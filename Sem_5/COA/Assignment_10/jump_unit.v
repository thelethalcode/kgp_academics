==> flow/design.v <==
`timescale 1ns / 1ps
module jump_unit(
		input [21:0] addr,  
		input [3:0] func,   
		input carryFlag,  
		input signFlag,
		input overflowFlag,
		input zeroFlag,
		input [31:0] raReg,  
		input [31:0] PC,  
		input ena,  
		output reg [31:0] PC_new,  
		output reg [31:0] ra_new  
    );
	always @(posedge ena) begin
		ra_new = raReg;
		case(func)
			4'd0:begin
						PC_new = {10'b0,addr};
						ra_new = PC + 1;
					end
			4'd1:begin
						if(overflowFlag == 0)
							PC_new = {10'b0,addr};
						else
							PC_new = PC+1;
					end
			4'd2:begin
						if(overflowFlag == 1)
							PC_new = {10'b0,addr};
						else
							PC_new = PC+1;
					end
			4'd3:begin
						if(signFlag == 0)
							PC_new = {10'b0,addr};
						else
							PC_new = PC+1;
					end
			4'd4:begin
						if(signFlag == 1)
							PC_new = {10'b0,addr};
						else
							PC_new = PC+1;
					end
			4'd5:begin
						if(carryFlag == 0)
							PC_new = {10'b0,addr};
						else
							PC_new = PC+1;
					end
			4'd6:begin
						if(carryFlag == 1)
							PC_new = {10'b0,addr};
						else
							PC_new = PC+1;
					end
			4'd7:begin
						if(zeroFlag == 0)
							PC_new = {10'b0,addr};
						else
							PC_new = PC+1;
					end
			4'd8:begin
						if(zeroFlag == 1)
							PC_new = {10'b0,addr};
						else
							PC_new = PC+1;
					end
			4'd9:begin
						PC_new = {10'b0,addr};
					end
			4'd10:begin
						PC_new = raReg;
					end
		endcase
	end
endmodule
======== Reports on jump_unit ========
Tool output for the design above, in the order of the flow.
Lines are those of the file above, counted from 1.
Operators carry their Yosys type and port widths (W data, S select, Z words).
A cell with -- has no value.
design
  design top .............................. jump_unit
  clock input ............................. ena
  cell library ............................ sky130hd
  timing corner ........................... tt_025C_1v80

======== After elaboration ========
Counts by Yosys on the flattened word-level netlist (proc, flatten, opt, wreduce; memories kept). Register bits leave out memories and registers merged into their read ports (data or address). Print and check cells are left out. Cells with the same type and inputs are merged into one.
storage and ports
  flip-flop bits (word level) ............. 64
  bits of input ports ..................... 95
  elaborated cells ........................ 26
cells by class
  add/sub/neg operators ................... 1
  equal/unequal tests ..................... 10
  mux-type cells .......................... 10
  reductions and logical operators ........ 3
operator list
  cell                     count
  $pmux W32 S10            1
  $mux W32                 9
  $add A32 B1 Y32 const B  1
  $eq A4 B3 Y1 const B     4
  $eq A4 B4 Y1 const B     3
  $reduce_bool A10 Y1      1
  $eq A4 B2 Y1 const B     2
  $eq A4 B1 Y1 const B     1
  $logic_not A4 Y1         1
  $reduce_or A2 Y1         1

======== Depth ========
Longest topological path by Yosys (ltp), each cell counted once; first at word level (registers and memories cut), then after technology mapping (sequential cells cut; the memories' decode and read muxes count).
logic depth
  word-level depth ........................ 3
  ABC_AREA ................................ 0
  depth in mapped cells ................... 9

======== After synthesis ========
The flow's flattened synthesis, as Yosys stat reports it; memories are mapped. The netlist is that of the ABC_AREA named above (0 if unset); the other value can give another one.
cell types
  cell type                  count  area in all (um^2)
  sky130_fd_sc_hd__edfxtp_1  32     960.922
  sky130_fd_sc_hd__dfxtp_1   32     640.614
  sky130_fd_sc_hd__o21ai_0   58     290.278
  sky130_fd_sc_hd__nand2_1   71     266.506
  sky130_fd_sc_hd__nor2_1    55     206.448
  sky130_fd_sc_hd__xnor2_1   21     183.926
  sky130_fd_sc_hd__a21oi_1   32     160.154
  sky130_fd_sc_hd__xor2_1    10     87.584
  sky130_fd_sc_hd__nand3_1   17     85.082
  sky130_fd_sc_hd__a221o_1   7      70.067
  sky130_fd_sc_hd__buf_2     12     60.058
  sky130_fd_sc_hd__a211oi_1  6      45.043
  sky130_fd_sc_hd__clkbuf_1  12     45.043
  sky130_fd_sc_hd__nor3_1    8      40.038
  sky130_fd_sc_hd__nand4_1   6      37.536
  sky130_fd_sc_hd__buf_6     3      33.782
  sky130_fd_sc_hd__nand2b_1  5      31.28
  sky130_fd_sc_hd__a21o_1    4      30.029
Not listed: further types 47, cells in them 92.
mapped netlist
  standard cells after synthesis .......... 483
  chip area (Yosys) ....................... 0.0039851 mm^2
  sequential part of the area ............. 0.0016015 mm^2
  flip-flop cells ......................... 64
  buffers ................................. 31

======== Path before layout ========
Path of least setup slack by OpenSTA after synthesis, without wires, with an ideal clock, recovery checks aside; 20% of the period is set as input and as output delay. Where synthesis merged equal registers, the netlist keeps one of their names.
timing after synthesis
  path kind ............................... input-to-reg
  from .................................... input func[1]
  to ...................................... register PC_new[14]
  clock period ............................ 2.01 ns
  input delay ............................. 0.402 ns
  setup time .............................. 0.273 ns
  time at the first pin ................... 0.402 ns
  arrival time ............................ 1.836 ns
  slack ................................... -0.099 ns
  path delay .............................. 1.707 ns
  stages .................................. 9
  buffers on the path ..................... 3
  synthesis period reached ................ 2.109 ns
"path delay" = arrival - input delay + setup time.
"stages" counts driving pins, that of a launching flip-flop among them; a cell with two outputs on the path counts twice.
"synthesis period reached" = period - worst setup slack (recovery checks aside). The figure is calculated, with input and output delays left at 20% of the set period.
The rows between start and end are the longest chain of elaborated cells between them; the timing report does not say that the signal goes this way. Where chains are equally long, one stands for them.
A line is the first line of the expression or statement that the cell stems from. Yosys adds cells for indexed reads and writes and turns some case tables into memories.
At most two assigning lines are given for a register; there are more.
Ways into the end's enable are left out, as the timed path ends at the data pin.
between the ends, after synthesis
  cell sequence ........................... sky130_fd_sc_hd__buf_2 > sky130_fd_sc_hd__buf_4 > sky130_fd_sc_hd__nor2b_1 > sky130_fd_sc_hd__nand3_1 > sky130_fd_sc_hd__o31ai_2 > sky130_fd_sc_hd__or2_1 > sky130_fd_sc_hd__buf_6 > sky130_fd_sc_hd__a2111oi_2 > sky130_fd_sc_hd__a211oi_2
  cells in the longest elaborated chain ... 3
  elaborated cells between the ends (all ways) .. 13
  RTL lines with such cells ............... 1
  classes of those cells .................. eq/ne: 10; mux: 1; reduce/logical: 2
RTL lines, path after synthesis
  what              RTL line  RTL
  from (decl)       4         input [3:0] func,
  $logic_not A4 Y1  17        case(func)
  $reduce_or A2 Y1  --
  $pmux W32 S10     17
  to (assign)       19        PC_new = {10'b0,addr};
  to (assign)       24        PC_new = {10'b0,addr};
  to (decl)         12        output reg [31:0] PC_new,

jump_unit on sky130hd: 2 stored runs with different settings, listed in no order. Input and output delays are each 20% of the period that was set; the output load is 0.01 pF.

---- flow run A ----
settings
  period_ns = 3.94
  CORE_UTILIZATION = 53
  SETUP_SLACK_MARGIN = 0.44
  PLACE_DENSITY_LB_ADDON = 0.18
  CELL_PAD_IN_SITES_DETAIL_PLACEMENT = 1
  GPL_ROUTABILITY_DRIVEN = 1
  CTS_CLUSTER_SIZE = 91
  CTS_CLUSTER_DIAMETER = 369
  SLEW_MARGIN = 10
  CAP_MARGIN = 20
  CORE_MARGIN = 2
results
  no final report: placement broke off with DPL-0033

---- flow run B ----
settings
  period_ns = 2.42
  CORE_UTILIZATION = 69
  PLACE_DENSITY = 0.52
  CORE_MARGIN = 5
  CELL_PAD_IN_SITES_DETAIL_PLACEMENT = 1
  TNS_END_PERCENT = 70
  ABC_AREA = 0
  CTS_CLUSTER_SIZE = 41
  CTS_CLUSTER_DIAMETER = 124
  CAP_MARGIN = 35
  SLEW_MARGIN = 25
results
  no final report: placement broke off with GPL-0301

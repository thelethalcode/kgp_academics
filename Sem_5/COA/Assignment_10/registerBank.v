==> flow/design.v <==
`timescale 1ns / 1ps
module registerBank(
		input clk,								 
		input write,							 
		input [4:0] wrAddr,					 
		input [31:0] wrData,       		 
		input [4:0] rdAddrA,       		 
		input [4:0] rdAddrB,
		output reg [31:0] rdDataA,
		output reg [31:0] rdDataB,
		output [31:0] flagReg,				 
		output [31:0] raReg					 
    );
	reg [31:0] r[31:0];
	initial begin
		r[0]=32'b0;	r[8]=32'b0;		r[16]=32'b0;	r[24]=32'b0;	
		r[1]=32'b0; r[9]=32'b0;		r[17]=32'b0;	r[25]=32'b0;	
		r[2]=32'b0; r[10]=32'b0;	r[18]=32'b0;	r[26]=32'b0;	
		r[3]=32'b0; r[11]=32'b0;	r[19]=32'b0;	r[27]=32'b0;	
		r[4]=32'b0; r[12]=32'b0;	r[20]=32'b0;	r[28]=32'b0;	
		r[5]=32'b0; r[13]=32'b0;	r[21]=32'b0;	r[29]=32'b0;	
		r[6]=32'b0; r[14]=32'b0;	r[22]=32'b0;	r[30]=32'b0;	
		r[7]=32'b0; r[15]=32'b0;	r[23]=32'b0;	r[31]=32'b0;
	end
	assign flagReg = r[22];
	assign raReg = r[8];
	always @(clk or rdAddrA or rdAddrB) begin
		if( rdAddrA >= 32)
			rdDataA = 32'hffffffff;
		else
			rdDataA = r[rdAddrA];
		if( rdAddrB >= 32)
			rdDataB = 32'hffffffff;
		else
			rdDataB = r[rdAddrB];
	end
	always @(posedge clk) begin
		if(write)
			r[wrAddr] = wrData;
	end
endmodule
-- From RTL to reports: registerBank
The steps from the RTL of registerBank to its reports follow in flow order.
Line numbers count from 1 in the design file above.
Cell names lack the library's common part.
The mark -- stands for no value.
- top: registerBank
- clock port: clk
- library: sky130hd
- timing corner: tt_025C_1v80

-- After elaboration
Source: Yosys, flattened and elaborated, memories not mapped. Widths are those after wreduce; folded enables and synchronous resets count as part of the registers. Registers that Yosys merges into a memory's read port (data or address) are not register bits. Print and check cells do not count. Equal cells are merged and count once.
Yosys's memory passes give these memory sizes; they may raise the number of words (mostly to a power of two), join words into wider ones and drop unused or constant bits.
- noted order comparisons: 2
- noted mux-type cells: 5
- operators by type and width (cell ; count):
    2-to-1 mux 32 bit ; 3
    >= comparator 5 x 6 -> 1 bit with constant B ; 2
    2-to-1 mux 5 bit ; 1
    2-to-1 mux 1 bit ; 1
- register bits: 0
- bits in writable memories: 1024
- memories kept at 1
- noted output and inout bits: 128
- memory list (memory ; words ; width ; rd ports ; write ports ; line ; text):
    r ; 32 ; 32 ; 4 ; 1 ; 14 ; reg [31:0] r[31:0];

-- Longest topological paths
Yosys ltp: most cells in a row. Word level: on the elaborated netlist, between registers, memories and ports. Mapped: between sequential cells and ports; inverters and the memories' decode and read muxes count.
- depth after elaboration: 2
- noted ABC_AREA: 0
- noted mapped depth: 8
- depth with buffers taken out at 5

-- After synthesis
Source: synth_stat.txt of the flow (Yosys; design flattened, memories mapped). It holds for the ABC_AREA given above (unset counts as 0); a run with the other value may have another netlist.
- cells by type (cell ; count ; total area (um^2)):
    edfxtp_1 ; 1024 ; 3.07E+04
    mux2i_1 ; 1024 ; 1.02E+04
    a22oi_1 ; 192 ; 1.44E+03
    a22o_1 ; 128 ; 1.12E+03
    nand3_1 ; 194 ; 970.931
    a21oi_1 ; 192 ; 960.922
    nand2_1 ; 195 ; 731.952
    buf_6 ; 37 ; 416.65
    buf_4 ; 55 ; 412.896
    a31oi_1 ; 64 ; 400.384
    buf_2 ; 70 ; 350.336
    nor3_1 ; 64 ; 320.307
    clkbuf_1 ; 80 ; 300.288
    nor2_1 ; 35 ; 131.376
    nand3b_1 ; 5 ; 37.536
    clkbuf_4 ; 4 ; 30.029
    buf_1 ; 7 ; 26.275
    or3b_2 ; 3 ; 26.275
Other cell types: 5; their cells: 13.
- noted mapped cells: 3386
- mapped area at 48759.3 um^2
- area of sequential cells at 30749.5 um^2
- flip-flop cells at 1024

-- Path before layout
Source: OpenSTA report_checks on the synthesized netlist (no wires, ideal clock, input and output delay 20% of the period each), path of least setup slack; recovery checks are left aside. Register names are those of the netlist, which keeps one name where synthesis merged equal registers.
- kind: input to register
- start: in wrAddr[0]
- end: mem r[12][0]
- period: 4600 ps
- external input delay at 920 ps
- setup time: 421 ps
- launch time at the first pin at 920 ps
- data arrival time at 2933 ps
- noted data required time: 4179 ps
- noted path slack: 1246 ps
- noted path delay: 2434 ps
- driving pins on the path: 3
- path buffers: 1
- synthesis period reached at 3354 ps
"path delay" = arrival - input delay + setup time.
"driving pins on the path": output pins that drive a net of the path, with the launching flip-flop's if there is one; two outputs of one cell count as two.
"synthesis period reached" is the clock period less the worst setup slack; recovery checks do not enter. This is arithmetic on one report: input and output delays are still those of the set period (20% each).
Between the ends stands the longest chain of elaborated cells between them, by number of cells; it is not shown to be the way that was timed. Of several equally long chains one is given.
Each line given opens the expression or statement behind the cell; cells for indexed reads and writes are added by Yosys, which also makes memories of some case tables.
- cells stage by stage: or3b_2 -> clkbuf_1 -> nor2_1
- length of the longest elaborated chain: 1
- noted elaborated cells on any way between the ends: 1
- source lines of those cells at 1
- classes of those cells: 1 x mux
- ends and longest elaborated chain, after synthesis (element ; line ; text):
    start, declared ; 5 ; input [4:0] wrAddr,
    2-to-1 mux 5 bit ; 38 ; if(write)
    end, declared ; 14 ; reg [31:0] r[31:0];

-- Path in the finished layout
Path of least setup slack in the final report of record 1 (OpenROAD, finished layout, wires in). Where an end is a register, its clock arrival counts in the times.
The path's times are printed in steps of 10 ps; the period is the one set.
- kind: input to output
- start: in rdAddrA[0]
- end: out rdDataA[14]
- period: 3380 ps
- external input delay at 680 ps
- launch time at the first pin at 680 ps
- data arrival time at 2740 ps
- noted data required time: 2700 ps
- noted path slack: -40 ps
- driving pins on the path: 11
- path buffers: 6
Between the ends stands the longest chain of elaborated cells between them, by number of cells; it is not shown to be the way that was timed. Of several equally long chains one is given.
- cells stage by stage: dlygate4sd2_1 -> buf_4 -> nor2_4 -> buf_12 -> buf_12 -> bufbuf_16 -> a22o_1 -> nor3_1 -> a31oi_1 -> nand3_1 -> buf_2
- length of the longest elaborated chain: 2
- noted elaborated cells on any way between the ends: 3
- source lines of those cells at 2
- classes of those cells: 1 x compare; 1 x mux; 1 x memory
- ends and longest elaborated chain, post-layout (element ; line ; text):
    start, declared ; 7 ; input [4:0] rdAddrA,
    >= comparator 5 x 6 -> 1 bit ; 28 ; if( rdAddrA >= 32)
    2-to-1 mux 32 bit ; 28 ;
    end, declared ; 9 ; output reg [31:0] rdDataA,

Data sheet: physical implementation of registerBank

Record of 2 stored runs of the RTL-to-layout flow on registerBank, platform sky130hd. The runs are unordered. Constraints: input delay and output delay 20% of the set period each, output load 0.01 pF.
By "achieved period" is meant the clock period of the run minus its worst setup slack. This is arithmetic on one report: input and output delays are still those of the set period (20% each).
"critical path time" is the time allowed to the run's worst setup path (the clock period less input and output delay, where it has them) less its slack. Clock arrival times count: a late capture clock shortens it, a late launch clock lengthens it.
"total power of the final layout": no workload was simulated; the value follows from the tool's default switching activity.
"critical path time" is known to 10 ps.

Record 1

==> flow/run.sh <==
#!/bin/bash
# the make line also repeats the synthesis and layout settings of config.mk as NAME=value (left out here)
make -C /OpenROAD-flow-scripts/flow DESIGN_CONFIG=/design/flow/config.mk WORK_HOME=/design/flow/orfs CLKGATE_MAP_FILE= finish
==> flow/config.mk <==
export PLATFORM = sky130hd
export DESIGN_NAME = registerBank
export DESIGN_NICKNAME = registerBank
export VERILOG_FILES = /design/flow/design.v
export SDC_FILE = /design/flow/constraint.sdc
export NUM_CORES = 4
export LEC_CHECK = 0
export CAP_MARGIN = 20
export CORE_MARGIN = 2
export CORE_UTILIZATION = 66
export SLEW_MARGIN = 20
==> flow/constraint.sdc <==
create_clock -name core_clock -period 3.38 [get_ports {clk}]
set_input_delay 0.6760 -clock core_clock [delete_from_list [all_inputs] [get_ports {clk}]]
set_output_delay 0.6760 -clock core_clock [all_outputs]
set_load 0.01 [all_outputs]

Measured in record 1:
- total negative setup slack: -71 ps
- noted the critical path time: 2060 ps
- worst setup path kind: input to output
- cell area after synthesis at 48759.3 um^2
- worst setup slack after layout at -36 ps
- utilization after layout at 81.8 %
- total power of the final layout at 0.02959 W
- noted the lowest hold slack: 511 ps
- standard-cell area of the final layout: 59781.1 um^2
- noted the full die area: 76068.4 um^2
- noted the achieved period: 3416 ps

Record 2

==> flow/run.sh <==
#!/bin/bash
# the make line also repeats the synthesis and layout settings of config.mk as NAME=value (left out here)
make -C /OpenROAD-flow-scripts/flow DESIGN_CONFIG=/design/flow/config.mk WORK_HOME=/design/flow/orfs CLKGATE_MAP_FILE= finish
==> flow/config.mk <==
export PLATFORM = sky130hd
export DESIGN_NAME = registerBank
export DESIGN_NICKNAME = registerBank
export VERILOG_FILES = /design/flow/design.v
export SDC_FILE = /design/flow/constraint.sdc
export NUM_CORES = 4
export LEC_CHECK = 0
export CAP_MARGIN = 20
export CELL_PAD_IN_SITES_DETAIL_PLACEMENT = 0
export CORE_MARGIN = 2
export CORE_UTILIZATION = 50
export GPL_TIMING_DRIVEN = 0
export PLACE_DENSITY_LB_ADDON = 0.15
export SETUP_SLACK_MARGIN = 0.11
export SLEW_MARGIN = 5
==> flow/constraint.sdc <==
create_clock -name core_clock -period 2.88 [get_ports {clk}]
set_input_delay 0.5760 -clock core_clock [delete_from_list [all_inputs] [get_ports {clk}]]
set_output_delay 0.5760 -clock core_clock [all_outputs]
set_load 0.01 [all_outputs]

Measured in record 2:
- total negative setup slack: 0 ps
- noted the critical path time: 1700 ps
- worst setup path kind: input to output
- cell area after synthesis at 48759.3 um^2
- worst setup slack after layout at 30 ps
- utilization after layout at 63.7 %
- total power of the final layout at 0.03476 W
- noted the lowest hold slack: 506 ps
- standard-cell area of the final layout: 61595.3 um^2
- noted the full die area: 100033.0 um^2
- noted the achieved period: 2850 ps
